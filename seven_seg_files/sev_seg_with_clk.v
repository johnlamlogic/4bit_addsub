==> flow/design.v <==
`timescale 1ns / 1ps
module sev_seg_decoder(
    input  [3:0] num_in,					 
    output reg [7:0] sev_seg_leds		 
    );
	 always @(num_in)
	 begin
		 case (num_in)			
			4'h0 		:	 sev_seg_leds[7:0] = 8'b10000001 ;
			4'h1 		:	 sev_seg_leds[7:0] = 8'b11110011 ;
			4'h2	 	:	 sev_seg_leds[7:0] = 8'b01001001 ;
			4'h3 		:	 sev_seg_leds[7:0] = 8'b01100001 ;
			4'h4 		:	 sev_seg_leds[7:0] = 8'b00110011;
			4'h5 		:	 sev_seg_leds[7:0] = 8'b00100101 ;
			4'h6 		:	 sev_seg_leds[7:0] = 8'b00000101 ;
			4'h7 		:	 sev_seg_leds[7:0] = 8'b11110001 ;
			4'h8 		:	 sev_seg_leds[7:0] = 8'b00000001 ;
			4'h9 		:	 sev_seg_leds[7:0] = 8'b00100001 ;
			4'hA 		:	 sev_seg_leds[7:0] = 8'b00010001 ;
			4'hB 		:	 sev_seg_leds[7:0] = 8'b00000111 ;
			4'hC 		:	 sev_seg_leds[7:0] = 8'b10001101 ;
			4'hD 		:	 sev_seg_leds[7:0] = 8'b01000011 ;
			4'hE 		:	 sev_seg_leds[7:0] = 8'b00001101 ;
			4'hF 		:	 sev_seg_leds[7:0] = 8'b00011101 ;	
		   default 	: 	 sev_seg_leds[7:0] = 8'b01111111 ;
		 endcase
	 end 
endmodule
`timescale 1ns / 1ps
module sev_seg_with_clk(
    input [3:0] num_1,  
    input [3:0] num_2,  
input clk,  
input reset,  
output  [7:0] sev_seg_leds,  
output  [5:0]led_disable,  
output  reg [1:0]led_enable  
    );
reg sel ;
assign led_disable = 6'b111111;  
always @ (posedge clk or posedge reset)  
begin
if (reset)  
begin
sel = 0 ;  
led_enable = 2'b11;  
end
else  
begin
sel = ~sel;  
if(sel == 1)
led_enable = 2'b10;  
else
led_enable = 2'b01;  
end
end
sev_seg_decoder decoder1(.num_in(sel ? num_1 : num_2), .sev_seg_leds(sev_seg_leds));
endmodule
Reports on sev_seg_with_clk
Tool output for the design above, in the order of the flow.
Line numbers count from 1 in the design file above.
Operators: Yosys type, input widths -> output width; for muxes data width and select width s.
Not given: n/a
- top: sev_seg_with_clk
- clock: clk
- standard-cell library: sky130hd
- library corner: tt_025C_1v80

Word-level counts
Counts by Yosys on the flattened word-level netlist (proc, flatten, opt, wreduce; memories kept). Register bits leave out memories and registers merged into their read ports (data or address); mux counts leave out enables and synchronous resets folded into registers. Print and check cells are left out. Cells with the same type and inputs are merged into one.
Memory sizes are those after Yosys's memory passes, which may raise the word count (mostly to a power of two), join words into wider ones and drop unused or constant bits.
- add/sub/neg operators at 0
- noted mux-type cells: 2
- noted $mul: 0
- shift-type cells at 0
- noted reductions and logical operators: 0
- noted bitwise gates (word level): 1
- noted div/mod/pow operators: 0
- equal/unequal tests at 0
- noted order comparisons: 0
- operator list (cell ; count):
    $mux 4 ; 1
    $mux 2 ; 1
    $not 1->1 ; 1
- ROM bits at 112
- memory cells at 1
- noted bits in writable memories: 0
- noted latch bits: 0
- noted flip-flop bits (word level): 3
- noted word width x clocked read ports: 0
- elaborated cells: 6
- memories (memory ; depth ; bits a word ; read ports ; write ports ; RTL line ; source):
    (name not given) ; 16 ; 7 ; 1 ; 0 ; 8 ; case (num_in)

Logic depth
Depth = most cells in a row (Yosys ltp): at word level without a register or memory, in the mapped netlist without a sequential cell, where the memories' decode and read muxes count.
- noted depth after elaboration: 1
- ABC_AREA at 0
- mapped depth: 7
- depth with buffers taken out: 6

Synthesis result
The flow's flattened synthesis, as Yosys stat reports it; memories are mapped. The netlist is that of the ABC_AREA named above (0 if unset); the other value can give another one.
- cells by type (type ; count ; total area (um^2)):
    sky130_fd_sc_hd__ha_1 ; 7 ; 87.584
    sky130_fd_sc_hd__mux2i_1 ; 7 ; 70.067
    sky130_fd_sc_hd__buf_4 ; 7 ; 52.55
    sky130_fd_sc_hd__dfstp_2 ; 2 ; 52.55
    sky130_fd_sc_hd__mux2i_4 ; 2 ; 45.043
    sky130_fd_sc_hd__inv_1 ; 7 ; 26.275
    sky130_fd_sc_hd__dfrtp_1 ; 1 ; 25.024
    sky130_fd_sc_hd__buf_6 ; 2 ; 22.522
    sky130_fd_sc_hd__mux2_2 ; 2 ; 22.522
    sky130_fd_sc_hd__o2bb2ai_1 ; 2 ; 17.517
    sky130_fd_sc_hd__a211oi_2 ; 1 ; 12.512
    sky130_fd_sc_hd__nand2_1 ; 3 ; 11.261
    sky130_fd_sc_hd__nor3_1 ; 2 ; 10.01
    sky130_fd_sc_hd__a22o_1 ; 1 ; 8.758
    sky130_fd_sc_hd__a31o_2 ; 1 ; 8.758
    sky130_fd_sc_hd__xnor2_1 ; 1 ; 8.758
    sky130_fd_sc_hd__and3_2 ; 1 ; 7.507
    sky130_fd_sc_hd__nand3_1 ; 1 ; 5.005
Other cell types: 3; their cells: 3.
- flip-flop cells: 3
- area of sequential cells at 77.6 um^2
- cell count at 53
- buffer cells: 9
- noted chip area (Yosys): 506.7 um^2
The figures by module come from a second, unflattened synthesis with its own total; it is not the netlist above.
- cell total of the unflattened synthesis: 51
- area total of the unflattened synthesis: 464.2 um^2
Each row is one instance without its submodules.
- by module (module ; instances ; cells ; area (um^2)):
    sev_seg_decoder ; 1 ; 35 ; 285.3
    sev_seg_with_clk ; 1 ; 16 ; 178.9

Path before layout
OpenSTA on the mapped netlist: ideal clock, no wires. The path of least setup slack (recovery checks aside). Input and output delay are each 20% of the period. Register names are those of the netlist, which keeps one name where synthesis merged equal registers.
- path type: register -> output
- from: register sel
- to: output sev_seg_leds[5]
- delay of the path at 1.749 ns
- noted period: 2.38 ns
- path slack at 0.155 ns
- noted arrival time: 1.749 ns
- output delay at 0.476 ns
- stages at 7
- period reached after synthesis: 2.225 ns
"delay of the path" is the arrival time less input delay plus setup time.
A path that ends at an output port has no setup time.
"stages": output pins that drive a net of the path, with the launching flip-flop's if there is one; two outputs of one cell count as two.
"period reached after synthesis" is the clock period less the worst setup slack; recovery checks do not enter. This is arithmetic on one report: input and output delays are still those of the set period (20% each).
The rows between start and end are the longest chain of elaborated cells between them; the timing report does not say that the signal goes this way. Where chains are equally long, one stands for them.
A line is the first line of the expression or statement that the cell stems from. Yosys adds cells for indexed reads and writes and turns some case tables into memories.
The chain passes a memory read, where the word-level depth is cut; so it can be longer than that depth.
- path through: sky130_fd_sc_hd__dfrtp_1 sky130_fd_sc_hd__buf_6 sky130_fd_sc_hd__mux2i_1 sky130_fd_sc_hd__inv_1 sky130_fd_sc_hd__ha_1 sky130_fd_sc_hd__mux2_2 sky130_fd_sc_hd__o21ai_0
- length of the longest elaborated chain: 2
- noted elaborated cells on any way between the ends: 2
- RTL lines, path after synthesis (what ; RTL line ; source):
    start: declaration ; 39 ; reg sel ;
    start: assignment ; 45 ; sel = 0 ;
    start: assignment ; 50 ; sel = ~sel;
    $mux 4 ; 57 ; sev_seg_decoder decoder1(.num_in(sel ? num_1 : num_2), .sev_seg_leds(sev_seg_leds));
    $mem_v2 16x7 ; 8 ; case (num_in)
    end: declaration ; 35 ; output  [7:0] sev_seg_leds,

Timing after layout
Path of least setup slack in the final report of stored run 1 (OpenROAD, finished layout, wires in). Where an end is a register, its clock arrival counts in the times.
- path type: input -> output
- from: input num_1[0]
- to: output sev_seg_leds[2]
- stages at 8
- path slack at 0.12 ns
- noted arrival time: 2.17 ns
- noted period: 2.86 ns
- output delay at 0.57 ns
The rows between start and end are the longest chain of elaborated cells between them; the timing report does not say that the signal goes this way. Where chains are equally long, one stands for them.
The chain passes a memory read, where the word-level depth is cut; so it can be longer than that depth.
- path through: sky130_fd_sc_hd__clkdlybuf4s50_1 sky130_fd_sc_hd__mux2i_1 sky130_fd_sc_hd__buf_4 sky130_fd_sc_hd__ha_1 sky130_fd_sc_hd__inv_1 sky130_fd_sc_hd__nor3_1 sky130_fd_sc_hd__a31o_2 sky130_fd_sc_hd__dlygate4sd2_1
- length of the longest elaborated chain: 2
- noted elaborated cells on any way between the ends: 2
- RTL lines, path after layout (what ; RTL line ; source):
    start: declaration ; 31 ; input [3:0] num_1,
    $mux 4 ; 57 ; sev_seg_decoder decoder1(.num_in(sel ? num_1 : num_2), .sev_seg_leds(sev_seg_leds));
    $mem_v2 16x7 ; 8 ; case (num_in)
    end: declaration ; 35 ; output  [7:0] sev_seg_leds,

Lab notebook: sev_seg_with_clk

Stored flow runs of sev_seg_with_clk (2 of them; Yosys, OpenROAD, sky130hd). They differ in their settings and are not a sequence. Constraints: input delay and output delay 20% of the set period each, output load 0.01 pF.
"achieved clock period" is the run's clock period less its worst setup slack. It is reckoned from that one timing run; input and output delays stay at 20% of the period that was set.
"worst path time": the worst setup path's part of the clock period (all of it between registers, 20% less for each end at a port) less its slack. A launch clock that arrives late makes it longer, a capture clock that arrives late makes it shorter.
"total power after layout" is the tool's figure for a default switching activity; nothing was simulated.

Stored run 1
Settings were period_ns = 2.86; CORE_UTILIZATION = 38; TNS_END_PERCENT = 80; SLEW_MARGIN = 0; CAP_MARGIN = 20; CORE_MARGIN = 2
- noted the total power after layout: 198.6 µW
- achieved clock period: 2.741 ns
- synthesized cell area: 506.7 um^2
- total die area at 1641.5 um^2
- noted the standard-cell area after routing: 775.7 um^2
- utilization of the finished layout: 61.1%
- noted the post-route setup TNS: 0.000 ns
- worst slack on setup checks: 0.119 ns
- worst path time: 1.60 ns
- worst setup path kind: input -> output

Stored run 2
Settings were period_ns = 1.48; CAP_MARGIN = 20; CORE_MARGIN = 2; CORE_UTILIZATION = 40; SLEW_MARGIN = 20
- noted the standard-cell area after routing: 940.9 um^2
- total die area at 1567.4 um^2
- worst slack on setup checks: -0.641 ns
- noted the total power after layout: 446.8 µW
- worst path time: 1.82 ns
- worst setup path kind: register -> output
- synthesized cell area: 506.7 um^2
- noted the post-route setup TNS: -4.039 ns
- achieved clock period: 2.121 ns
- utilization of the finished layout: 82.5%
